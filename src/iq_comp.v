==> flow/design.v <==
module iq_comp (
	input clk, RESETn,
	input freeze_iqcomp,				 
	input [1:0] op_mode,
	input [3:0] Ix, Qx,
	input signed [12:0] Wr_in, Wj_in,	 
	output reg signed [3:0] Iy, Qy,		 
	output wire settled,				 
	output reg signed [12:0] Wr, Wj
);
localparam BYPASS = 2'b00;
localparam INT_W = 2'b01;
localparam EXT_W = 2'b10;
localparam CONT_W = 2'b11;				 
wire signed [3:0] Ix_s;
wire signed [3:0] Qx_s;
wire [3:0] M;
wire signed [12:0] Wr_use;
wire signed [12:0] Wj_use;
reg signed [3:0] I_math;
reg signed [3:0] Q_math;
wire signed [12:0] Wr_math;
wire signed [12:0] Wj_math;
wire signed [25:0] I_math_intermediate1;
wire signed [25:0] Q_math_intermediate1;
wire signed [4:0] I_math_intermediate2;
wire signed [4:0] Q_math_intermediate2;
wire signed [25:0] Ix_s_shifted;
wire signed [25:0] Qx_s_shifted;
assign settled = freeze_iqcomp;		 
assign M = 4'd9;					 
assign Ix_s = Ix - 4'd8;
assign Qx_s = Qx - 4'd8;
assign Wr_use = (op_mode == INT_W) ? Wr : Wr_in;
assign Wj_use = (op_mode == INT_W) ? Wj : Wj_in;
assign Ix_s_shifted = $signed(Ix_s) <<< M;
assign Qx_s_shifted = $signed(Qx_s) <<< M;
assign I_math_intermediate1 = Ix_s_shifted + $signed(((Wr_use * Ix_s) + (Wj_use * Qx_s)));
assign Q_math_intermediate1 = Qx_s_shifted + $signed(((Wj_use * Ix_s) - (Wr_use * Qx_s)));
assign I_math_intermediate2 = $signed(I_math_intermediate1) >>> M;
assign Q_math_intermediate2 = $signed(Q_math_intermediate1) >>> M;
always @(*) begin
	if($signed(I_math_intermediate2) < $signed(0-5'd8)) begin
		I_math = $signed(-4'd8);
	end
	else if($signed(I_math_intermediate2) > $signed(5'd7)) begin
		I_math = $signed(4'd7);
	end
	else begin
		I_math = $signed(I_math_intermediate2);
	end
	if($signed(Q_math_intermediate2) < $signed(0-5'd8)) begin
		Q_math = $signed(-4'd8);
	end
	else if($signed(Q_math_intermediate2) > $signed(5'd7)) begin
		Q_math = $signed(4'd7);
	end
	else begin
		Q_math = $signed(Q_math_intermediate2);
	end
end
assign Wr_math = $signed(Wr - ((Iy + Qy) * (Iy - Qy)));
assign Wj_math = $signed(Wj - 2 * Iy * Qy);
always @(posedge clk) begin
	if(~RESETn) begin
		Iy <= 0;
		Qy <= 0;
		Wr <= 0;
		Wj <= 0;
	end else begin
		case (op_mode)
			BYPASS: begin
				Iy <= Ix_s;
				Qy <= Qx_s;
				Wr <= 0;
				Wj <= 0;
			end
			INT_W: begin 
				Iy <= I_math;
				Qy <= Q_math;
				if(freeze_iqcomp) begin 
					Wr <= Wr;
					Wj <= Wj;
				end else begin
					Wr <= Wr_math;
					Wj <= Wj_math;
				end
			end
			EXT_W: begin
				Iy <= I_math;
				Qy <= Q_math;
				Wr <= Wr_use;	 
				Wj <= Wj_use;	 
			end
			CONT_W: begin		 
				Iy <= Ix_s;
				Qy <= Qx_s;
				Wr <= 0;
				Wj <= 0;
			end
			default :  ;
		endcase
	end
end
endmodule  
* Reports on iq_comp
What the tools print for iq_comp, step after step.
Line numbers count from 1 in the design file above.
Operators: Yosys type, input widths -> output width; for muxes data width and select width s.
Library cell names are shortened.
Not given: n/a
- Top module :: iq_comp
- Clock port :: clk
- Standard-cell library :: sky130hd
- Timing corner :: tt_025C_1v80

* Word level
Yosys after proc, flatten, opt, wreduce and memory -nomap, before mapping. Memory bits, and registers merged into a memory's read port (data or address), are not among the register bits. Print and check cells are not counted. Equal cells are merged and count once.
- $add $sub $neg :: 10
- Multipliers :: 6
- Divide/modulo/power cells :: 0
- Order comparisons :: 4
- Equality and inequality tests :: 4
- Shifts and indexed selects :: 0
- Muxes and demuxes :: 12
- Bitwise gates (word level) :: 0
- Reductions and logical operators :: 3
** Operators by type and width (count)
- $mul 13x4->13 :: 4
- $pmux 13 s3 :: 2
- $mux 13 :: 4
- $mul 5x5->10 :: 1
- $mul 4x4->8 :: 1
- $add 13x13->14 :: 2
- $pmux 4 s2 :: 2
- $mux 4 :: 4
- $sub 13x10->13 :: 1
- $add 13x13->13 :: 1
- $sub 13x13->13 :: 1
- $sub 13x9->13 :: 1
- $gt 5x4->1 const B :: 2
- $lt 5x4->1 const B :: 2
- $sub 4x4->4 const B :: 2
- $add 4x4->5 :: 1
- $sub 4x4->5 :: 1
- $eq 2x2->1 const B :: 2
- $reduce_or 2->1 :: 2
- $eq 2x1->1 const B :: 1
- $ne 2x2->1 const B :: 1
- $logic_not 2->1 :: 1
- Flip-flop bits (word level) :: 34
- Latch bits :: 0
- Memory bits (writable) :: 0
- ROM bits :: 0
- Clocked read ports x word width :: 0
- Memory cells :: 0
- Input port bits :: 39
- Output and inout port bits :: 35
- Word-level cells :: 43

* Longest topological paths
Depth = most cells in a row (Yosys ltp): at word level without a register or memory, in the mapped netlist without a sequential cell, where the memories' decode and read muxes count.
- Depth after elaboration :: 9
- ABC_AREA :: 0
- Depth in mapped cells :: 30
- Mapped depth without buffers :: 27

* Synthesis result
Source: synth_stat.txt of the flow (Yosys; design flattened, memories mapped). It holds for the ABC_AREA given above (unset counts as 0); a run with the other value may have another netlist.
- Standard cells after synthesis :: 1204
- Chip area (Yosys) :: 0.0102623 mm²
- Mapped flip-flops :: 34
- Buffer cells :: 39
** Cells by type (count)
- fa_1 :: 154
- ha_1 :: 135
- inv_1 :: 211
- dfxtp_1 :: 34
- and2_1 :: 75
- nand2_1 :: 121
- xnor2_1 :: 49
- mux2_2 :: 26
- a21oi_1 :: 49
- nor2_1 :: 63
- o21ai_0 :: 46
- nor2b_1 :: 32
- xor2_1 :: 19
- clkbuf_1 :: 34
- nand2b_1 :: 17
- a21o_1 :: 11
- a22oi_1 :: 11
- o21a_1 :: 11
Not listed: further types 43, cells in them 106.

* Worst setup path after synthesis
Path of least setup slack by OpenSTA after synthesis, without wires, with an ideal clock, recovery checks aside; 20% of the period is set as input and as output delay. Where synthesis merged equal registers, the netlist keeps one of their names.
- Kind :: input to register
- Start :: in op_mode[1]
- End :: reg Qy[0]
- Clock period :: 12.8 ns
- Library setup time :: 0.122 ns
- Time at the first pin :: 2.560 ns
- Arrival time :: 8.644 ns
- Data required time :: 12.678 ns
- Slack :: 4.034 ns
- Delay of the path :: 6.206 ns
- Stages on the path :: 25
- Synthesis period reached :: 8.766 ns
"delay of the path" = arrival - input delay + setup time.
"stages on the path" counts driving pins, that of a launching flip-flop among them; a cell with two outputs on the path counts twice.
"synthesis period reached" is the clock period less the worst setup slack; recovery checks do not enter. This is arithmetic on one report: input and output delays are still those of the set period (20% each).
Between the ends stands the longest chain of elaborated cells between them, by number of cells; it is not shown to be the way that was timed. Of several equally long chains one is given.
A line is the first line of the expression or statement that the cell stems from. Yosys adds cells for indexed reads and writes and turns some case tables into memories.
A register here has more assigning lines than the two given.
- Cells stage by stage :: inv_1 > ha_1 > buf_6 > buf_6 > clkbuf_1 > clkbuf_1 > mux2i_1 > nor2_1 > ha_1 > or2_2 > fa_1 > fa_1 > fa_1 > ha_1 > ha_1 > a2111oi_0 > o21ai_1 > a221oi_2 > o21bai_1 > xor2_1 > fa_1 > a2111oi_0 > a21oi_1 > o21ai_0 > a21oi_1
- Length of the longest elaborated chain :: 9
** RTL lines, path after synthesis
- from (decl) :: RTL line 4 : input [1:0] op_mode,
- $eq 2x1->1 :: RTL line 35 : assign Wj_use = (op_mode == INT_W) ? Wj : Wj_in;
- $mux 13 :: RTL line 35
- $mul 13x4->13 :: RTL line 39 : assign Q_math_intermediate1 = Qx_s_shifted + $signed(((Wj_use * Ix_s) - (Wr_use * Qx_s)));
- $sub 13x13->13 :: RTL line 39
- $add 13x13->14 :: RTL line 39
- $gt 5x4->1 :: RTL line 55 : else if($signed(Q_math_intermediate2) > $signed(5'd7)) begin
- $mux 4 :: RTL line 55
- $mux 4 :: RTL line 52 : if($signed(Q_math_intermediate2) < $signed(0-5'd8)) begin
- $pmux 4 s2 :: RTL line 71 : case (op_mode)
- to (assign) :: RTL line 74 : Qy <= Qx_s;
- to (assign) :: RTL line 80 : Qy <= Q_math;
- to (decl) :: RTL line 7 : output reg signed [3:0] Iy, Qy,

* Path in the finished layout
Path of least setup slack in the final report of run 1 (OpenROAD, finished layout, wires in). Where an end is a register, its clock arrival counts in the times.
- Kind :: input to register
- Start :: in op_mode[1]
- End :: reg Qy[0]
- Clock period :: 9.01 ns
- Library setup time :: 0.11 ns
- Time at the first pin :: 1.80 ns
- Arrival time :: 8.72 ns
- Data required time :: 9.19 ns
- Slack :: 0.47 ns
- Stages on the path :: 24
Between the ends stands the longest chain of elaborated cells between them, by number of cells; it is not shown to be the way that was timed. Of several equally long chains one is given.
A register here has more assigning lines than the two given.
- Cells stage by stage :: clkdlybuf4s50_1 > inv_1 > ha_2 > buf_12 > buf_12 > mux2_2 > nand2_1 > fa_1 > fa_1 > fa_1 > fa_1 > ha_1 > ha_1 > a2111oi_0 > o21ai_1 > a221oi_2 > buf_4 > o21bai_1 > xor2_1 > fa_1 > a2111oi_1 > a21oi_1 > a21oi_1 > a21oi_1
- Length of the longest elaborated chain :: 9
** RTL lines, path after layout
- from (decl) :: RTL line 4 : input [1:0] op_mode,
- $eq 2x1->1 :: RTL line 35 : assign Wj_use = (op_mode == INT_W) ? Wj : Wj_in;
- $mux 13 :: RTL line 35
- $mul 13x4->13 :: RTL line 39 : assign Q_math_intermediate1 = Qx_s_shifted + $signed(((Wj_use * Ix_s) - (Wr_use * Qx_s)));
- $sub 13x13->13 :: RTL line 39
- $add 13x13->14 :: RTL line 39
- $gt 5x4->1 :: RTL line 55 : else if($signed(Q_math_intermediate2) > $signed(5'd7)) begin
- $mux 4 :: RTL line 55
- $mux 4 :: RTL line 52 : if($signed(Q_math_intermediate2) < $signed(0-5'd8)) begin
- $pmux 4 s2 :: RTL line 71 : case (op_mode)
- to (assign) :: RTL line 74 : Qy <= Qx_s;
- to (assign) :: RTL line 80 : Qy <= Q_math;
- to (decl) :: RTL line 7 : output reg signed [3:0] Iy, Qy,

FLOW RESULTS
============

Measured results for iq_comp: 2 stored runs of the Yosys and OpenROAD flow on sky130hd. The settings differ; the order carries no meaning. The constraints put input and output delay at 20% of the set period each and load the outputs with 0.01 pF.
"period achieved": clock period set for the run, less the worst setup slack. It is reckoned from that one timing run; input and output delays stay at 20% of the period that was set.
"worst setup path time": the worst setup path's part of the clock period (all of it between registers, 20% less for each end at a port) less its slack. A launch clock that arrives late makes it longer, a capture clock that arrives late makes it shorter.

* Run 1
** Files
==> flow/run.sh <==
#!/bin/bash
# the make line also repeats the synthesis and layout settings of config.mk as NAME=value (left out here)
make -C /OpenROAD-flow-scripts/flow DESIGN_CONFIG=/design/flow/config.mk WORK_HOME=/design/flow/orfs CLKGATE_MAP_FILE= finish
==> flow/config.mk <==
export PLATFORM = sky130hd
export DESIGN_NAME = iq_comp
export DESIGN_NICKNAME = iq_comp
export VERILOG_FILES = /design/flow/design.v
export SDC_FILE = /design/flow/constraint.sdc
export NUM_CORES = 4
export LEC_CHECK = 0
export ABC_AREA = 0
export CAP_MARGIN = 20
export CELL_PAD_IN_SITES_DETAIL_PLACEMENT = 0
export CELL_PAD_IN_SITES_GLOBAL_PLACEMENT = 0
export CORE_ASPECT_RATIO = 1.94
export CORE_MARGIN = 2
export CORE_UTILIZATION = 25
export CTS_CLUSTER_SIZE = 64
export GPL_ROUTABILITY_DRIVEN = 0
export MIN_ROUTING_LAYER = met2
export PLACE_DENSITY = 0.53
export SLEW_MARGIN = 10
export TNS_END_PERCENT = 55
==> flow/constraint.sdc <==
create_clock -name core_clock -period 9.01 [get_ports {clk}]
set_input_delay 1.8020 -clock core_clock [delete_from_list [all_inputs] [get_ports {clk}]]
set_output_delay 1.8020 -clock core_clock [all_outputs]
set_load 0.01 [all_outputs]
** Results
- Standard-cell area after layout :: 0.0118801 mm²
- Area of the synthesized netlist :: 0.0102623 mm²
- Period achieved :: 8.540 ns
- Worst slack on setup checks :: 0.470 ns
- Final worst hold slack :: 0.541 ns
- Total negative setup slack :: 0.000 ns
- Total die area :: 0.0427747 mm²
- Worst setup path time :: 6.74 ns
- Kind of the worst setup path :: input to register

* Run 2
** Files
==> flow/run.sh <==
#!/bin/bash
# the make line also repeats the synthesis and layout settings of config.mk as NAME=value (left out here)
make -C /OpenROAD-flow-scripts/flow DESIGN_CONFIG=/design/flow/config.mk WORK_HOME=/design/flow/orfs CLKGATE_MAP_FILE= finish
==> flow/config.mk <==
export PLATFORM = sky130hd
export DESIGN_NAME = iq_comp
export DESIGN_NICKNAME = iq_comp
export VERILOG_FILES = /design/flow/design.v
export SDC_FILE = /design/flow/constraint.sdc
export NUM_CORES = 4
export LEC_CHECK = 0
export CAP_MARGIN = 20
export CELL_PAD_IN_SITES_GLOBAL_PLACEMENT = 2
export CORE_MARGIN = 10
export CORE_UTILIZATION = 21
export CTS_CLUSTER_SIZE = 90
export MIN_ROUTING_LAYER = met1
export SLEW_MARGIN = 35
==> flow/constraint.sdc <==
create_clock -name core_clock -period 7.21 [get_ports {clk}]
set_input_delay 1.4420 -clock core_clock [delete_from_list [all_inputs] [get_ports {clk}]]
set_output_delay 1.4420 -clock core_clock [all_outputs]
set_load 0.01 [all_outputs]
** Results
- Standard-cell area after layout :: 0.0130813 mm²
- Area of the synthesized netlist :: 0.0102623 mm²
- Period achieved :: 7.144 ns
- Worst slack on setup checks :: 0.066 ns
- Final worst hold slack :: 0.573 ns
- Total negative setup slack :: 0.000 ns
- Total die area :: 0.0581099 mm²
- Worst setup path time :: 5.70 ns
- Kind of the worst setup path :: input to register
